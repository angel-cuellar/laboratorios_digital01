==> flow/design.v <==
module counter(input CLK, RESET, A, enabled, input [11:0] LOAD, output reg [11:0] PC); 
	always @ (posedge CLK, posedge RESET, posedge A)
		if (RESET)  
			PC <= 0;
		else if (A)  
			PC <= LOAD;
		else if (enabled)  
			PC <= PC + 1;
endmodule 
From RTL to reports: counter
Tool output for the design above, in the order of the flow.
Lines are those of the file above, counted from 1.
Cell names lack the library's common part.
A cell with n/a has no value.
- top: counter
- clock input: CLK
- library: sky130hd
- corner: tt_025C_1v80

After elaboration
Yosys after proc, flatten, opt, wreduce and memory -nomap, before mapping. Enables and synchronous resets that opt folds into registers are not counted as muxes. Memory bits, and registers merged into a memory's read port (data or address), are not among the register bits. Print and check cells are not counted. Equal cells are merged and count once.
- flip-flop bits (word level): 12
- bits of input ports: 16
- noted word-level cells: 7
- noted $add $sub $neg: 1
- noted multiplexer cells: 4
- noted bitwise gates (word level): 1
- operator list (cell ; count):
    12-bit two-way mux ; 4
    12-bit by 1-bit adder with 12-bit output (second input constant) ; 1
    12-bit inverter ; 1

Logic depth
Depth = most cells in a row (Yosys ltp): at word level without a register or memory, in the mapped netlist without a sequential cell, where the memories' decode and read muxes count.
- depth after elaboration at 3
- ABC_AREA: 0
- depth in mapped cells: 4

Mapped cells and area
Yosys stat after the flow's synthesis: flattened, memories mapped to cells. It holds for the ABC_AREA given above (unset counts as 0); a run with the other value may have another netlist.
- mapped cells: 83
- synthesis area at 809.5 sq um
- noted area of sequential cells: 390.4 sq um
- flip-flops: 12
- cells by type (type ; count ; area in all (sq um)):
    dfbbp_1 ; 12 ; 390.374
    xnor2_1 ; 8 ; 70.067
    a21oi_1 ; 12 ; 60.058
    nand2_1 ; 15 ; 56.304
    inv_1 ; 13 ; 48.797
    mux2_2 ; 2 ; 22.522
    nor3_2 ; 2 ; 20.019
    and4_1 ; 2 ; 17.517
    xor2_1 ; 2 ; 17.517
    ha_1 ; 1 ; 12.512
    nand4_1 ; 2 ; 12.512
    nand4_2 ; 1 ; 12.512
    nand4bb_1 ; 1 ; 11.261
    nand3_1 ; 2 ; 10.01
    and3b_1 ; 1 ; 8.758
    nand4b_1 ; 1 ; 8.758
    buf_4 ; 1 ; 7.507
    clkbuf_1 ; 2 ; 7.507
Other cell types: 3; their cells: 3.

Timing after synthesis
OpenSTA on the mapped netlist: ideal clock, no wires. The path of least setup slack (recovery checks aside). Input and output delay are each 20% of the period. Register names are those of the netlist, which keeps one name where synthesis merged equal registers.
- path kind: flip-flop to flip-flop
- start point: reg PC[0]
- end point: reg PC[8]
- noted period: 1430 ps
- noted library setup time: 190 ps
- launch time at the first pin at 0 ps
- arrival time at 1245 ps
- required time: 1240 ps
- noted setup slack: -6 ps
- delay of the path at 1435 ps
- driving pins on the path at 5
- buffers on the path: 0
- noted period reached after synthesis: 1436 ps
"delay of the path" = arrival - input delay + setup time.
"driving pins on the path": output pins that drive a net of the path, with the launching flip-flop's if there is one; two outputs of one cell count as two.
"period reached after synthesis" = period - worst setup slack (recovery checks aside). The figure is calculated, with input and output delays left at 20% of the set period.
Between the ends stands the longest chain of elaborated cells between them, by number of cells; it is not shown to be the way that was timed. Of several equally long chains one is given.
Each line given opens the expression or statement behind the cell; cells for indexed reads and writes are added by Yosys, which also makes memories of some case tables.
At most two assigning lines are given for a register; there are more.
- path through: dfbbp_1 -> ha_1 -> nand4_2 -> nor3_2 -> xor2_1
- noted cells in the longest elaborated chain: 1
- elaborated cells between the ends (all ways): 1
- noted RTL lines with such cells: 1
- those cells by class: add/sub (1)
- ends and longest elaborated chain, post-synthesis (element ; line ; source):
    from (decl) ; 1 ; module counter(input CLK, RESET, A, enabled, input [11:0] LOAD, output reg [11:0] PC);
    from (assign) ; 4 ; PC <= 0;
    from (assign) ; 8 ; PC <= PC + 1;
    12-bit by 1-bit adder with 12-bit output ; 8 ;
    to (assign) ; 6 ; PC <= LOAD;
    to (assign) ; 8 ;
    to (decl) ; 1 ;

Path in the finished layout
Path of least setup slack in the final report of job 1 (OpenROAD, finished layout, wires in). Where an end is a register, its clock arrival counts in the times.
The path's times are printed in steps of 10 ps; the period is the one set.
- path kind: flip-flop to output port
- start point: reg PC[6]
- end point: out PC[6]
- noted period: 2230 ps
- noted output delay: 450 ps
- launch time at the first pin at 240 ps
- arrival time at 1450 ps
- required time: 1780 ps
- noted setup slack: 330 ps
- driving pins on the path at 2
- buffers on the path: 1
At most two assigning lines are given for a register; there are more.
- path through: dfbbp_1 -> clkdlybuf4s50_1
- noted cells in the longest elaborated chain: 0
- elaborated cells between the ends (all ways): 0
- noted RTL lines with such cells: 0
- ends and longest elaborated chain, post-layout (element ; line ; source):
    from (decl) ; 1 ; module counter(input CLK, RESET, A, enabled, input [11:0] LOAD, output reg [11:0] PC);
    from (assign) ; 4 ; PC <= 0;
    from (assign) ; 8 ; PC <= PC + 1;
    to (decl) ; 1 ;

# Flow runs of counter

Design counter on sky130hd. What follows are 2 stored runs of the flow, each under its own settings; their order means nothing. The constraints put input and output delay at 20% of the set period each and load the outputs with 0.01 pF.
"worst setup path time" is the time allowed to the run's worst setup path (the clock period less input and output delay, where it has them) less its slack. Clock arrival times count: a late capture clock shortens it, a late launch clock lengthens it.
"worst setup path time" is known to 10 ps.

Job 1
Settings were period_ns = 2.23; CORE_UTILIZATION = 18; PLACE_DENSITY_LB_ADDON = 0.28; CELL_PAD_IN_SITES_GLOBAL_PLACEMENT = 1; TNS_END_PERCENT = 65; CTS_CLUSTER_SIZE = 41; CTS_CLUSTER_DIAMETER = 154; SLEW_MARGIN = 20; MAX_ROUTING_LAYER = met5; CAP_MARGIN = 20; CORE_MARGIN = 2
- synthesis area: 809.5 sq um
- worst setup path time: 1,450 ps
- critical path type: flip-flop to output port
- total die area: 5,049.5 sq um
- noted the standard-cell area of the final layout: 1,194.9 sq um
- noted the setup total negative slack: 0 ps
- noted the post-layout utilization: 27.4 %
- noted the lowest setup slack: 334 ps

Job 2
Settings were period_ns = 1.55; CORE_UTILIZATION = 16; SETUP_SLACK_MARGIN = 0.35; PLACE_DENSITY_LB_ADDON = 0.23; HOLD_SLACK_MARGIN = 0.0; CELL_PAD_IN_SITES_GLOBAL_PLACEMENT = 2; TNS_END_PERCENT = 50; GPL_TIMING_DRIVEN = 0; CTS_CLUSTER_DIAMETER = 389; CAP_MARGIN = 20; SLEW_MARGIN = 35; CORE_MARGIN = 2
- synthesis area: 809.5 sq um
- worst setup path time: 1,410 ps
- critical path type: flip-flop to flip-flop
- total die area: 5,644.5 sq um
- noted the standard-cell area of the final layout: 1,447.6 sq um
- noted the setup total negative slack: 0 ps
- noted the post-layout utilization: 30.2 %
- noted the lowest setup slack: 144 ps
